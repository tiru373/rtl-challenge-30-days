==> flow/design.v <==
module Stack (
    input wire clk,
    input wire reset,
    input wire push,
    input wire pop,
    input wire [7:0] data_in,
    output reg [7:0] data_out,
    output reg stack_empty,
    output reg stack_full
);
    parameter STACK_DEPTH = 8;  
    reg [7:0] stack [0:STACK_DEPTH-1];  
    reg [2:0] top = 3'b000;  
    reg [2:0] stack_size = 3'b000;  
    reg [2:0] max_stack_size = 3'b111;  
    always @(posedge clk or posedge reset) begin
        if (reset) begin
            top <= 3'b000;  
            stack_size <= 3'b000;  
            stack_empty <= 1'b1;  
            stack_full <= 1'b0;  
        end else begin
            if (push && stack_size < max_stack_size) begin
                stack[top] <= data_in;
                top <= top + 1;
                stack_size <= stack_size + 1;
                stack_empty <= 1'b0;
                stack_full <= (stack_size == max_stack_size) ? 1'b1 : 1'b0;
            end
            else if (pop && stack_size > 0) begin
                top <= top - 1;
                data_out <= stack[top];
                stack_size <= stack_size - 1;
                stack_full <= 1'b0;
                stack_empty <= (stack_size == 0) ? 1'b1 : 1'b0;
            end
        end
    end
endmodule
From RTL to reports: Stack
The steps from the RTL of Stack to its reports follow in flow order. Line numbers count from 1 in the design file above. Operators: Yosys type, input widths -> output width; for muxes data width and select width s. Cell names lack the library's common part. The mark - stands for no value.

Top: Stack. Clock: clk. Standard-cell library: sky130hd. Timing corner: tt_025C_1v80.

Word-level counts
Yosys after proc, flatten, opt, wreduce and memory -nomap, before mapping. Print and check cells are not counted. Equal cells are merged and count once.

Cells after elaboration: 54. The entry for register bits reads 80. The figure for bits of input ports is 12.

The figure for equality and inequality tests is 8. Under magnitude comparators stands 2. Under bitwise gates (word level) stands 2. Under multiplexer cells stands 11. The entry for reductions and logical operators reads 14. Add/subtract/negate cells: 4.

Operators by type and width (number): $pmux 8 s8 (1); $reduce_and 3->1 (9); $eq 3x3->1 const B (5); $mux 3 (4); $add 3x1->3 const B (2); $sub 3x1->3 const B (2); $eq 3x2->1 const B (2); $logic_not 3->1 (2); $mux 1 (6); $gt 3x1->1 const B (1); $eq 3x1->1 const B (1); $lt 3x3->1 const B (1); $logic_and 1x1->1 (2); $not 1->1 (2); $reduce_bool 2->1 (1).

Logic depth
Longest topological path by Yosys (ltp), each cell counted once; first at word level (registers and memories cut), then after technology mapping (sequential cells cut; the memories' decode and read muxes count).

Depth after elaboration: 4. For ABC_AREA the number is 0. The entry for depth in mapped cells reads 9. Depth with buffers taken out: 7.

Netlist
The flow's flattened synthesis, as Yosys stat reports it; memories are mapped. The netlist is that of the ABC_AREA named above (0 if unset); the other value can give another one.

Cells by type (number): edfxtp_1 (72); dfrtp_1 (7); a41oi_2 (8); ha_1 (8); mux2_2 (8); a222oi_1 (7); a22o_1 (8); nand2_1 (16); nor3_1 (9); and2_1 (7); and3_1 (6); buf_6 (3); clkbuf_1 (8); dfstp_2 (1); o311ai_0 (3); xnor2_1 (3); inv_1 (6); o21ai_0 (4).

Not listed: further types 15, cells in them 20.

The entry for chip area (Yosys) reads 3309.4 µm². Under flip-flop cells stands 80. Under standard cells after synthesis stands 204. Buffer cells: 13.

Path before layout
Source: OpenSTA report_checks on the synthesized netlist (no wires, ideal clock, input and output delay 20% of the period each), path of least setup slack; recovery checks are left aside. Register names are those of the netlist, which keeps one name where synthesis merged equal registers.

Path type: reg-to-reg. Start: register top[2]. End: register data_out[0]. The figure for setup time is 154 ps. Arrival time: 2360 ps. For delay of the path the number is 2514 ps. The figure for stages is 10. The entry for launch time at the first pin reads 0 ps. Under period stands 3650 ps. For data required time the number is 3496 ps. Under setup slack stands 1135 ps. Under period reached after synthesis stands 2515 ps.

"delay of the path" = arrival - input delay + setup time. "stages": output pins that drive a net of the path, with the launching flip-flop's if there is one; two outputs of one cell count as two. "period reached after synthesis" is the clock period less the worst setup slack; recovery checks do not enter. This is arithmetic on one report: input and output delays are still those of the set period (20% each). The rows between start and end are the longest chain of elaborated cells between them; the timing report does not say that the signal goes this way. Where chains are equally long, one stands for them. A line is the first line of the expression or statement that the cell stems from. Yosys adds cells for indexed reads and writes and turns some case tables into memories. At most two assigning lines are given for a register; there are more.

Cells stage by stage: dfrtp_1 > buf_1 > inv_1 > ha_1 > buf_6 > or4_4 > buf_6 > or2_1 > buf_6 > a41oi_2. For cells in the longest elaborated chain the number is 2. Under elaborated cells between the ends (all ways) stands 9. Classes of those cells: eq/ne: 7; mux: 1; reduce/logical: 1.

RTL lines, path post-synthesis: from (decl) (line 13) `reg [2:0] top = 3'b000;`; from (assign) (line 25) `top <= top + 1;`; from (assign) (line 31) `top <= top - 1;`; $eq 3x3->1 (line 32) `data_out <= stack[top];`; $pmux 8 s8 (line 32); to (assign) (line 32); to (decl) (line 7) `output reg [7:0] data_out,`.

Worst path after layout
From the final timing report of flow run B: the path of least setup slack in the routed layout; clock arrival at registers is part of the times. The path's times are printed in steps of 10 ps; the period is the one set.

Path type: reg-to-reg. Start: register top[0]. End: register data_out[0]. Under period stands 2800 ps. Under setup slack stands 510 ps. Arrival time: 2500 ps. The entry for launch time at the first pin reads 350 ps. The figure for setup time is 150 ps. For data required time the number is 3000 ps. The figure for stages is 6.

The rows between start and end are the longest chain of elaborated cells between them; the timing report does not say that the signal goes this way. Where chains are equally long, one stands for them. At most two assigning lines are given for a register; there are more.

Cells stage by stage: dfrtp_1 > ha_1 > ha_1 > or4_4 > or2_1 > a41oi_2. For cells in the longest elaborated chain the number is 2. Under elaborated cells between the ends (all ways) stands 9. Classes of those cells: eq/ne: 7; mux: 1; reduce/logical: 1.

RTL lines, path post-layout: from (decl) (line 13) `reg [2:0] top = 3'b000;`; from (assign) (line 25) `top <= top + 1;`; from (assign) (line 31) `top <= top - 1;`; $eq 3x3->1 (line 32) `data_out <= stack[top];`; $pmux 8 s8 (line 32); to (assign) (line 32); to (decl) (line 7) `output reg [7:0] data_out,`.

Below are 2 stored runs of the flow (Yosys, OpenROAD; platform sky130hd) on Stack, each with its settings and what was measured, unordered. Constraints: input delay and output delay 20% of the set period each, output load 0.01 pF. "reached clock period" means the clock period less the worst setup slack. The figure is calculated, with input and output delays left at 20% of the set period. By "worst setup path time" is meant the share of the clock period that the worst setup path is allowed (20% is reserved at inputs, 20% at outputs), minus its slack. Clock arrival times at its registers enter into it. "overall power" is the tool's figure for a default switching activity; nothing was simulated. "worst setup path time" is known to 10 ps.

Flow run A has these settings: period_ns 1.6; CORE_UTILIZATION 69; SETUP_SLACK_MARGIN 0.03; PLACE_DENSITY 0.8; CELL_PAD_IN_SITES_GLOBAL_PLACEMENT 3; TNS_END_PERCENT 25; CTS_CLUSTER_DIAMETER 295; CAP_MARGIN 20; CORE_MARGIN 2; SLEW_MARGIN 20. Outcome: unfinished; error GPL-0301 in placement.

Flow run B has these settings: period_ns 2.8; CORE_UTILIZATION 30; CAP_MARGIN 20; CORE_MARGIN 2; SLEW_MARGIN 20. The measured chip area after synthesis (Yosys) is 3309.4 µm². The die footprint stands at 11887.5 µm². The measured standard-cell area after layout is 3926.3 µm². The post-route utilization comes to 36.4%. The smallest setup slack is 505 ps. The measured total negative setup slack is 0 ps. The measured worst hold slack after layout is 505 ps. The overall power comes to 3.866 mW. The measured reached clock period is 2295 ps. The measured worst setup path time is 2290 ps. Worst setup path kind: reg-to-reg.
